==> flow/design.v <==
module ALU(input [7:0] a, b, input [3:0] oper, input clk,
           output reg [7:0] msb, lsb);
    always @(posedge clk) begin
        case(oper)
            4'h0: {msb, lsb} <= a + b;   
            4'h1: {msb, lsb} <= a - b;   
            4'h2: {msb, lsb} <= a * b;   
            4'h3: {msb, lsb} <= a / b;   
            4'h4: {msb, lsb} <= a % b;   
            4'h5: {msb, lsb} <= a & b;   
            4'h6: {msb, lsb} <= ~(a & b);  
            4'h7: {msb, lsb} <= a | b;   
            4'h8: {msb, lsb} <= ~(a | b);  
            4'h9: {msb, lsb} <= a ^ b;   
            4'hA: {msb, lsb} <= a ~^ b;  
            4'hB: {msb, lsb} <= ~a;      
            4'hC: {msb, lsb} <= a << 1;  
            4'hD: {msb, lsb} <= a >> 1;  
            4'hE: {msb, lsb} <= a > b;     
            4'hF: {msb, lsb} <= a < b;     
            default: {msb, lsb} <= 16'h0000;
        endcase
    end
endmodule
# Reports on ALU
# Tool output for the design above, in the order of the flow.
# Lines are those of the file above, counted from 1.
# Operators carry their Yosys type and port widths (W data, S select, Z words).
# Library cell names are shortened.
# Not given: --
dict set report inputs {
  top {ALU}
  clock_port {clk}
  cell_library {sky130hd}
  pvt_corner {tt_025C_1v80}
}

# Elaborated design
# Counts by Yosys on the flattened word-level netlist (proc, flatten, opt, wreduce; memories kept). Register bits leave out memories and registers merged into their read ports (data or address); mux counts leave out enables and synchronous resets folded into registers. Print and check cells are left out. Cells with the same type and inputs are merged into one.
dict set report bits {
  ff_bits 16
  output_inout_bits 16
  elab_cells 33
}
dict set report classes {
  add_sub_neg 2
  mul 1
  div_mod_pow 2
  compare 2
  equal 15
  muxes 1
  n_logic 7
  reduce_logical 1
}
# cell n
set op_table {}
lappend op_table {{$pmux W16 S16} 1}
lappend op_table {{$div A8 B8 Y16} 1}
lappend op_table {{$mod A8 B8 Y16} 1}
lappend op_table {{$mul A8 B8 Y16} 1}
lappend op_table {{$not A8 Y16} 3}
lappend op_table {{$eq A4 B4 Y1 const B} 8}
lappend op_table {{$eq A4 B3 Y1 const B} 4}
lappend op_table {{$xnor A8 B8 Y16} 1}
lappend op_table {{$add A8 B8 Y9} 1}
lappend op_table {{$sub A8 B8 Y9} 1}
lappend op_table {{$eq A4 B2 Y1 const B} 2}
lappend op_table {{$gt A8 B8 Y1} 1}
lappend op_table {{$lt A8 B8 Y1} 1}
lappend op_table {{$and A8 B8 Y8} 1}
lappend op_table {{$or A8 B8 Y8} 1}
lappend op_table {{$xor A8 B8 Y8} 1}
lappend op_table {{$eq A4 B1 Y1 const B} 1}
lappend op_table {{$logic_not A4 Y1} 1}

# Logic depth
# Depth = most cells in a row (Yosys ltp): at word level without a register or memory, in the mapped netlist without a sequential cell, where the memories' decode and read muxes count.
dict set report logic_depth {
  word_depth 3
  abc_area 0
  ltp_mapped 153
  ltp_nobuf 138
}

# After synthesis
# Source: synth_stat.txt of the flow (Yosys; design flattened, memories mapped). It holds for the ABC_AREA given above (unset counts as 0); a run with the other value may have another netlist.
dict set report mapped {
  cells 1379
  mapped_area_mm2 0.010146
  ffs 16
  n_buf 52
}
# cell n area_total_um2
set by_type {}
lappend by_type {ha_1 162 2.03E+03}
lappend by_type {fa_1 39 780.749}
lappend by_type {nor2_1 145 544.272}
lappend by_type {a21oi_1 94 470.451}
lappend by_type {nand2_1 103 386.621}
lappend by_type {inv_1 101 379.114}
lappend by_type {xnor2_1 38 332.819}
lappend by_type {o21a_1 44 330.317}
lappend by_type {mux2_2 29 326.563}
lappend by_type {dfxtp_1 16 320.307}
lappend by_type {o21ai_0 64 320.307}
lappend by_type {nor3_1 53 265.254}
lappend by_type {mux2i_1 26 260.25}
lappend by_type {a21o_1 28 210.202}
lappend by_type {xor2_1 24 210.202}
lappend by_type {nand3_1 29 145.139}
lappend by_type {a211oi_1 18 135.13}
lappend by_type {clkbuf_1 34 127.622}
# Other cell types: 80; their cells: 332.

# Worst setup path after synthesis
# OpenSTA on the mapped netlist: ideal clock, no wires. The path of least setup slack (recovery checks aside). Input and output delay are each 20% of the period. Register names are those of the netlist, which keeps one name where synthesis merged equal registers.
dict set report synth_timing {
  path_type {input to register}
  start {input b[2]}
  end {register msb[2]}
  period_ns 58.9
  in_delay_ns 11.780
  setup_time_ns 0.127
  t_first_pin_ns 11.780
  arrival_ns 40.270
  slack_ns 18.503
  delay_ns 28.617
  path_stages 138
  n_path_buf 14
  period_less_setup_slack_ns 40.397
}
# "delay_ns" = arrival - input delay + setup time.
# "path_stages" counts driving pins, that of a launching flip-flop among them; a cell with two outputs on the path counts twice.
# "period_less_setup_slack_ns" = period - worst setup slack (recovery checks aside). The figure is calculated, with input and output delays left at 20% of the set period.
# Between the ends stands the longest chain of elaborated cells between them, by number of cells; it is not shown to be the way that was timed. Of several equally long chains one is given.
# A line is the first line of the expression or statement that the cell stems from. Yosys adds cells for indexed reads and writes and turns some case tables into memories.
dict set report synth_via {
  cell_sequence {clkbuf_1 inv_1 ha_1 o211a_1 o211a_1 a311oi_1 nor2_1 ha_1 o21a_1 o2bb2ai_1 a21o_1 inv_1 ha_1 or3_1 o221ai_1 a2111oi_0 a31oi_1 inv_1 [102 not listed] nand3_1 nand4b_1 buf_2 buf_1 nor2_1 a21oi_1 fa_1 a21o_1 a21o_1 a21o_1 a21oi_1 o21bai_1 a21oi_1 inv_1 a211oi_2 nand4_1 and3b_1 or3_1}
  elab_chain_cells 2
  cone_cells 5
  classes_between {add/sub (1); mul (1); div (2); mux (1)}
}
# element line
set synth_lines {}
lappend synth_lines {{start: declaration} 1} ;# module ALU(input [7:0] a, b, input [3:0] oper, input clk,
lappend synth_lines {{$mod A8 B8 Y16} 9} ;# 4'h4: {msb, lsb} <= a % b;
lappend synth_lines {{$pmux W16 S16} 4} ;# case(oper)
lappend synth_lines {{end: declaration} 2} ;# output reg [7:0] msb, lsb);

# Worst path after layout
# From the final timing report of run A: the path of least setup slack in the routed layout; clock arrival at registers is part of the times.
dict set report layout_timing {
  path_type {input to register}
  start {input b[3]}
  end {register lsb[0]}
  period_ns 33.9
  in_delay_ns 6.78
  setup_time_ns 0.10
  t_first_pin_ns 6.78
  arrival_ns 32.45
  slack_ns 1.61
  path_stages 131
  n_path_buf 7
}
# Between the ends stands the longest chain of elaborated cells between them, by number of cells; it is not shown to be the way that was timed. Of several equally long chains one is given.
dict set report layout_via {
  cell_sequence {clkdlybuf4s50_1 clkinvlp_4 o211a_1 a311oi_2 nor2_1 ha_2 o21a_1 o2bb2ai_4 o21ai_1 a21o_1 inv_2 ha_4 o21a_1 o221ai_4 a21oi_4 mux2_2 ha_2 or3_4 [95 not listed] buf_6 nor2_4 a21oi_4 fa_2 a21o_1 a21o_1 a21o_1 a21oi_2 o21bai_1 a21oi_2 inv_2 a211oi_4 nand4_1 buf_6 clkbuf_16 buf_6 a21boi_2 o22a_1}
  elab_chain_cells 2
  cone_cells 5
  classes_between {div (2); compare (2); mux (1)}
}
# element line
set layout_lines {}
lappend layout_lines {{start: declaration} 1} ;# module ALU(input [7:0] a, b, input [3:0] oper, input clk,
lappend layout_lines {{$mod A8 B8 Y16} 9} ;# 4'h4: {msb, lsb} <= a % b;
lappend layout_lines {{$pmux W16 S16} 4} ;# case(oper)
lappend layout_lines {{end: declaration} 2} ;# output reg [7:0] msb, lsb);

Appendix: measured runs

Top module ALU; platform sky130hd; tools Yosys and OpenROAD; 2 stored runs in no particular order. Input and output delays are each 20% of the period that was set; the output load is 0.01 pF.
"achievedPeriod_ns" = clock period - worst setup slack. The figure is calculated, with input and output delays left at 20% of the set period.

# run A
==> flow/run.sh <==
#!/bin/bash
# the make line also repeats the synthesis and layout settings of config.mk as NAME=value (left out here)
make -C /OpenROAD-flow-scripts/flow DESIGN_CONFIG=/design/flow/config.mk WORK_HOME=/design/flow/orfs CLKGATE_MAP_FILE= finish
==> flow/config.mk <==
export PLATFORM = sky130hd
export DESIGN_NAME = ALU
export DESIGN_NICKNAME = ALU
export VERILOG_FILES = /design/flow/design.v
export SDC_FILE = /design/flow/constraint.sdc
export NUM_CORES = 4
export LEC_CHECK = 0
export ABC_AREA = 0
export CAP_MARGIN = 5
export CORE_ASPECT_RATIO = 1.63
export CORE_MARGIN = 2
export CORE_UTILIZATION = 31
export CTS_CLUSTER_DIAMETER = 356
export CTS_CLUSTER_SIZE = 37
export MAX_ROUTING_LAYER = met5
export PLACE_DENSITY = 0.68
export SETUP_SLACK_MARGIN = 1.75
export SLEW_MARGIN = 20
export TNS_END_PERCENT = 40
==> flow/constraint.sdc <==
create_clock -name core_clock -period 33.9 [get_ports {clk}]
set_input_delay 6.7800 -clock core_clock [delete_from_list [all_inputs] [get_ports {clk}]]
set_output_delay 6.7800 -clock core_clock [all_outputs]
set_load 0.01 [all_outputs]

==> run A: results <==
achievedPeriod_ns=32.295
die_mm2=0.0342351
timing.hold.ws_ns=7.491
ys_area_mm2=0.010146
post_route_stdcell_area_mm2=0.0134179
worstSetupSlack_ns=1.605

# run B
==> flow/run.sh <==
#!/bin/bash
# the make line also repeats the synthesis and layout settings of config.mk as NAME=value (left out here)
make -C /OpenROAD-flow-scripts/flow DESIGN_CONFIG=/design/flow/config.mk WORK_HOME=/design/flow/orfs CLKGATE_MAP_FILE= finish
==> flow/config.mk <==
export PLATFORM = sky130hd
export DESIGN_NAME = ALU
export DESIGN_NICKNAME = ALU
export VERILOG_FILES = /design/flow/design.v
export SDC_FILE = /design/flow/constraint.sdc
export NUM_CORES = 4
export LEC_CHECK = 0
export CAP_MARGIN = 20
export CORE_MARGIN = 2
export CORE_UTILIZATION = 40
export SETUP_SLACK_MARGIN = 2.97
export SLEW_MARGIN = 20
==> flow/constraint.sdc <==
create_clock -name core_clock -period 44.6 [get_ports {clk}]
set_input_delay 8.9200 -clock core_clock [delete_from_list [all_inputs] [get_ports {clk}]]
set_output_delay 8.9200 -clock core_clock [all_outputs]
set_load 0.01 [all_outputs]

==> run B: results <==
achievedPeriod_ns=39.092
die_mm2=0.0266555
timing.hold.ws_ns=9.755
ys_area_mm2=0.010146
post_route_stdcell_area_mm2=0.0111432
worstSetupSlack_ns=5.508
