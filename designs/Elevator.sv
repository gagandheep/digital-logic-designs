==> flow/design.v <==
module Elevator(input [2:0] floor_no, input clk, rst_n, ip,
                output reg [2:0] curr_floor, output reg door = 1'b1);  
    localparam MOVE = 2'b00;
    localparam OPEN = 2'b01;
    localparam CLOSE = 2'b10;
    reg [1:0] state = OPEN;
    reg direction;  
    reg [7:0] stops = 8'h00;  
    reg [7:0] curr_hot = 8'h01;  
    wire on;
    assign on = | stops;
    always @(posedge clk, negedge rst_n) begin
        if (~rst_n) begin
            curr_floor <= 3'b000;
            direction <= 1'b1;
            door <= 1'b1;
            stops <= 8'h00;
            curr_hot <= 8'h01;
        end
        else begin
            if (ip)
                stops[floor_no] <= 1'b1;
            case(state)
                MOVE: begin
                    if (stops[curr_floor]) begin
                        state <= OPEN;
                        stops[curr_floor] <= 1'b0;
                    end
                    else begin
                        if (direction) begin
                            curr_hot <= curr_hot << 1;
                            curr_floor <= curr_floor + 1'b1;
                        end
                        else begin
                            curr_hot <= curr_hot >> 1;
                            curr_floor <= curr_floor - 1'b1;
                        end
                    end
                end
                OPEN: begin
                    door <= 1'b1;
                    state <= on ? CLOSE : OPEN;
                end
                CLOSE: begin
                    door <= 1'b0;
                    direction <= curr_hot < stops;
                    state <= MOVE;
                end
            endcase
        end
    end
endmodule
# ---- Reports on Elevator
# What the tools print for Elevator, step after step.
# Line numbers count from 1 in the design file above.
# Operators carry their Yosys type and port widths (W data, S select, Z words).
# Cell names lack the library's common part.
# Not given: -
dict set report design {
  design {Elevator}
  clk_port {clk}
  lib {sky130hd}
  lib_corner {tt_025C_1v80}
}

# ---- Word level
# Yosys after proc, flatten, opt, wreduce and memory -nomap, before mapping. Memory bits, and registers merged into a memory's read port (data or address), are not among the register bits. Print and check cells are not counted. Equal cells are merged and count once.
dict set report classes {
  bitwise 7
  reduce_logical 6
  n_mux 9
  add_sub_neg 4
  eq_ne 3
  compare 1
  shifts 4
}
# operator n
set op_table {}
lappend op_table {{$mux W8} 4}
lappend op_table {{$shift A1 B4 Y8 const A} 3}
lappend op_table {{$and A8 B8 Y8} 2}
lappend op_table {{$or A8 B8 Y8} 2}
lappend op_table {{$not A8 Y8} 2}
lappend op_table {{$neg A3 Y4} 2}
lappend op_table {{$shiftx A8 B3 Y1} 1}
lappend op_table {{$lt A8 B8 Y1} 1}
lappend op_table {{$reduce_or A8 Y1} 1}
lappend op_table {{$pmux W2 S3} 1}
lappend op_table {{$mux W2} 2}
lappend op_table {{$add A3 B1 Y3 const B} 1}
lappend op_table {{$sub A3 B1 Y3 const B} 1}
lappend op_table {{$reduce_and A3 Y1} 1}
lappend op_table {{$reduce_bool A3 Y1} 1}
lappend op_table {{$mux W3} 1}
lappend op_table {{$eq A2 B1 Y1 const B} 1}
lappend op_table {{$eq A2 B2 Y1 const B} 1}
lappend op_table {{$ne A2 B2 Y1 const B} 1}
lappend op_table {{$logic_not A2 Y1} 1}
lappend op_table {{$reduce_and A2 Y1} 1}
lappend op_table {{$reduce_bool A2 Y1} 1}
lappend op_table {{$pmux W1 S2} 1}
lappend op_table {{$not A1 Y1} 1}
dict set report word_totals {
  input_bits 6
  output_inout_bits 4
  reg_bits 23
  word_cells 40
}

# ---- Logic depth
# Depth = most cells in a row (Yosys ltp): at word level without a register or memory, in the mapped netlist without a sequential cell, where the memories' decode and read muxes count.
dict set report logic_depth {
  depth_word 10
  abc_area 0
  mapped_depth 8
  ltp_nobuf 7
}

# ---- Synthesis result
# Yosys stat after the flow's synthesis: flattened, memories mapped to cells. It holds for the ABC_AREA given above (unset counts as 0); a run with the other value may have another netlist.
# cell n type_area_um2
set by_type {}
lappend by_type {dfrtp_1 18 450.432}
lappend by_type {ha_1 17 212.704}
lappend by_type {mux2i_1 8 80.077}
lappend by_type {dfstp_2 3 78.826}
lappend by_type {o21ai_0 14 70.067}
lappend by_type {a31oi_1 11 68.816}
lappend by_type {inv_1 17 63.811}
lappend by_type {nand2_1 17 63.811}
lappend by_type {edfxtp_1 2 60.058}
lappend by_type {o2111a_1 3 33.782}
lappend by_type {o41ai_4 1 27.526}
lappend by_type {mux4_1 1 26.275}
lappend by_type {xnor2_1 3 26.275}
lappend by_type {a21oi_1 5 25.024}
lappend by_type {nand3_1 5 25.024}
lappend by_type {a211oi_1 3 22.522}
lappend by_type {buf_6 2 22.522}
lappend by_type {fa_1 1 20.019}
# Other cell types: 20; their cells: 29.
dict set report synth_totals {
  sequential_area_um2 589.3
  cell_count 160
  mapped_area_um2 1576.5
  ffs 23
  n_buf 6
}

# ---- Timing after synthesis
# OpenSTA on the mapped netlist: ideal clock, no wires. The path of least setup slack (recovery checks aside). Input and output delay are each 20% of the period. Register names are those of the netlist, which keeps one name where synthesis merged equal registers.
dict set report synth_timing {
  kind {reg2reg}
  startpoint {register direction}
  endpoint {register curr_floor[2]}
  path_slack_ps 412
  arrival_time_ps 1842
  path_delay_ps 1977
  required_ps 2255
  setup_time_ps 135
  period_ps 2390
  n_path_buf 1
  launch_ps 0
  driving_pins 8
  synth_period_reached_ps 1978
}
# "path_delay_ps" is the arrival time less input delay plus setup time.
# "driving_pins": output pins that drive a net of the path, with the launching flip-flop's if there is one; two outputs of one cell count as two.
# "synth_period_reached_ps" is the clock period less the worst setup slack; recovery checks do not enter. This is arithmetic on one report: input and output delays are still those of the set period (20% each).
# Between the ends stands the longest chain of elaborated cells between them, by number of cells; it is not shown to be the way that was timed. Of several equally long chains one is given.
# Each line given opens the expression or statement behind the cell; cells for indexed reads and writes are added by Yosys, which also makes memories of some case tables.
# A register here has more assigning lines than the two given.
dict set report synth_via {
  cell_sequence {dfstp_2 > clkbuf_1 > inv_1 > fa_1 > xnor2_1 > nand2_1 > o21ai_0 > o21ai_0}
  elab_chain_len 1
  cone_cells 1
  cone_lines 1
  classes_between {mux: 1}
}
# item line
set synth_rtl {}
lappend synth_rtl {{start, declared} 7} ;# reg direction;
lappend synth_rtl {{start, assigned} 15} ;# direction <= 1'b1;
lappend synth_rtl {{start, assigned} 46} ;# direction <= curr_hot < stops;
lappend synth_rtl {{$mux W3} 30} ;# if (direction) begin
lappend synth_rtl {{end, assigned} 32} ;# curr_floor <= curr_floor + 1'b1;
lappend synth_rtl {{end, assigned} 36} ;# curr_floor <= curr_floor - 1'b1;
lappend synth_rtl {{end, declared} 2} ;# output reg [2:0] curr_floor, output reg door = 1'b1);

# ---- Timing after layout
# From the final timing report of run 1: the path of least setup slack in the routed layout; clock arrival at registers is part of the times.
# The report prints the path's times to 10 ps; the period is as set.
dict set report layout_timing {
  kind {reg2reg}
  startpoint {register curr_floor[1]}
  endpoint {register state[1]}
  setup_time_ps 280
  driving_pins 6
  launch_ps 260
  path_slack_ps 180
  required_ps 2080
  n_path_buf 2
  period_ps 2090
  arrival_time_ps 1900
}
# Between the ends stands the longest chain of elaborated cells between them, by number of cells; it is not shown to be the way that was timed. Of several equally long chains one is given.
# A register here has more assigning lines than the two given.
# Only ways into the end's enable, where the timed path ends, are counted here.
dict set report layout_via {
  cell_sequence {dfrtp_2 > buf_6 > o2111a_1 > o41ai_4 > buf_12 > and3b_2}
  elab_chain_len 3
  cone_cells 3
  cone_lines 1
  classes_between {eq/ne: 1; shift: 1; reduce/logical: 1}
}
# item line
set layout_rtl {}
lappend layout_rtl {{start, declared} 2} ;# output reg [2:0] curr_floor, output reg door = 1'b1);
lappend layout_rtl {{start, assigned} 32} ;# curr_floor <= curr_floor + 1'b1;
lappend layout_rtl {{start, assigned} 36} ;# curr_floor <= curr_floor - 1'b1;
lappend layout_rtl {{$shiftx A8 B3 Y1} 25} ;# if (stops[curr_floor]) begin
lappend layout_rtl {{$ne A2 B2 Y1} -}
lappend layout_rtl {{$reduce_and A3 Y1} -}
lappend layout_rtl {{end, assigned} 26} ;# state <= OPEN;
lappend layout_rtl {{end, assigned} 42} ;# state <= on ? CLOSE : OPEN;
lappend layout_rtl {{end, declared} 6} ;# reg [1:0] state = OPEN;

==> results <==
Measured data: module Elevator, platform sky130hd, 2 stored runs of the flow under differing settings, order arbitrary. Input and output delays are each 20% of the period that was set; the output load is 0.01 pF.
"period_less_ws_ps" is the run's clock period less its worst setup slack. It is reckoned from that one timing run; input and output delays stay at 20% of the period that was set.
"worst_setup_path_time_ps": the worst setup path's part of the clock period (all of it between registers, 20% less for each end at a port) less its slack. A launch clock that arrives late makes it longer, a capture clock that arrives late makes it shorter.
By "final_power_mw" is meant OpenSTA's value without simulated activity: inputs other than the clock are taken to toggle once in ten clock periods, and the tool carries that through the logic.
"worst_setup_path_time_ps" is known to 10 ps.

[flow] run 1: files
==> flow/run.sh <==
#!/bin/bash
# the make line also repeats the synthesis and layout settings of config.mk as NAME=value (left out here)
make -C /OpenROAD-flow-scripts/flow DESIGN_CONFIG=/design/flow/config.mk WORK_HOME=/design/flow/orfs CLKGATE_MAP_FILE= finish
==> flow/config.mk <==
export PLATFORM = sky130hd
export DESIGN_NAME = Elevator
export DESIGN_NICKNAME = Elevator
export VERILOG_FILES = /design/flow/design.v
export SDC_FILE = /design/flow/constraint.sdc
export NUM_CORES = 4
export LEC_CHECK = 0
export CAP_MARGIN = 20
export CORE_MARGIN = 2
export CORE_UTILIZATION = 40
export SETUP_SLACK_MARGIN = 0.17
export SLEW_MARGIN = 20
==> flow/constraint.sdc <==
create_clock -name core_clock -period 2.09 [get_ports {clk}]
set_input_delay 0.4180 -clock core_clock [delete_from_list [all_inputs] [get_ports {clk}]]
set_output_delay 0.4180 -clock core_clock [all_outputs]
set_load 0.01 [all_outputs]

[flow] run 1: metrics
[metrics] setup_ws_ps = 178
[metrics] period_less_ws_ps = 1912
[metrics] worst_setup_path_time_ps = 1910
[metrics] critical_path_kind = reg2reg
[metrics] final_hold_ws_ps = 475
[metrics] finalCellArea_um2 = 1915.6
[metrics] util_pct = 51.5
[metrics] final_power_mw = 2.509
[metrics] design.die.area_um2 = 4459.6
[metrics] final_setup_tns_ps = 0
[metrics] synthArea_um2 = 1576.5

[flow] run 2: files
==> flow/run.sh <==
#!/bin/bash
# the make line also repeats the synthesis and layout settings of config.mk as NAME=value (left out here)
make -C /OpenROAD-flow-scripts/flow DESIGN_CONFIG=/design/flow/config.mk WORK_HOME=/design/flow/orfs CLKGATE_MAP_FILE= finish
==> flow/config.mk <==
export PLATFORM = sky130hd
export DESIGN_NAME = Elevator
export DESIGN_NICKNAME = Elevator
export VERILOG_FILES = /design/flow/design.v
export SDC_FILE = /design/flow/constraint.sdc
export NUM_CORES = 4
export LEC_CHECK = 0
export ABC_AREA = 1
export CAP_MARGIN = 20
export CELL_PAD_IN_SITES_DETAIL_PLACEMENT = 0
export CELL_PAD_IN_SITES_GLOBAL_PLACEMENT = 2
export CORE_ASPECT_RATIO = 0.97
export CORE_MARGIN = 2
export CORE_UTILIZATION = 17
export CTS_CLUSTER_DIAMETER = 48
export GPL_ROUTABILITY_DRIVEN = 1
export PLACE_DENSITY_LB_ADDON = 0.19
export SETUP_SLACK_MARGIN = 0.5
export SLEW_MARGIN = 5
==> flow/constraint.sdc <==
create_clock -name core_clock -period 1.97 [get_ports {clk}]
set_input_delay 0.3940 -clock core_clock [delete_from_list [all_inputs] [get_ports {clk}]]
set_output_delay 0.3940 -clock core_clock [all_outputs]
set_load 0.01 [all_outputs]

[flow] run 2: metrics
[metrics] setup_ws_ps = 459
[metrics] period_less_ws_ps = 1511
[metrics] worst_setup_path_time_ps = 1510
[metrics] critical_path_kind = reg2reg
[metrics] final_hold_ws_ps = 502
[metrics] finalCellArea_um2 = 2289.7
[metrics] util_pct = 24.1
[metrics] final_power_mw = 3.122
[metrics] design.die.area_um2 = 10542.5
[metrics] final_setup_tns_ps = 0
[metrics] synthArea_um2 = 1655.3
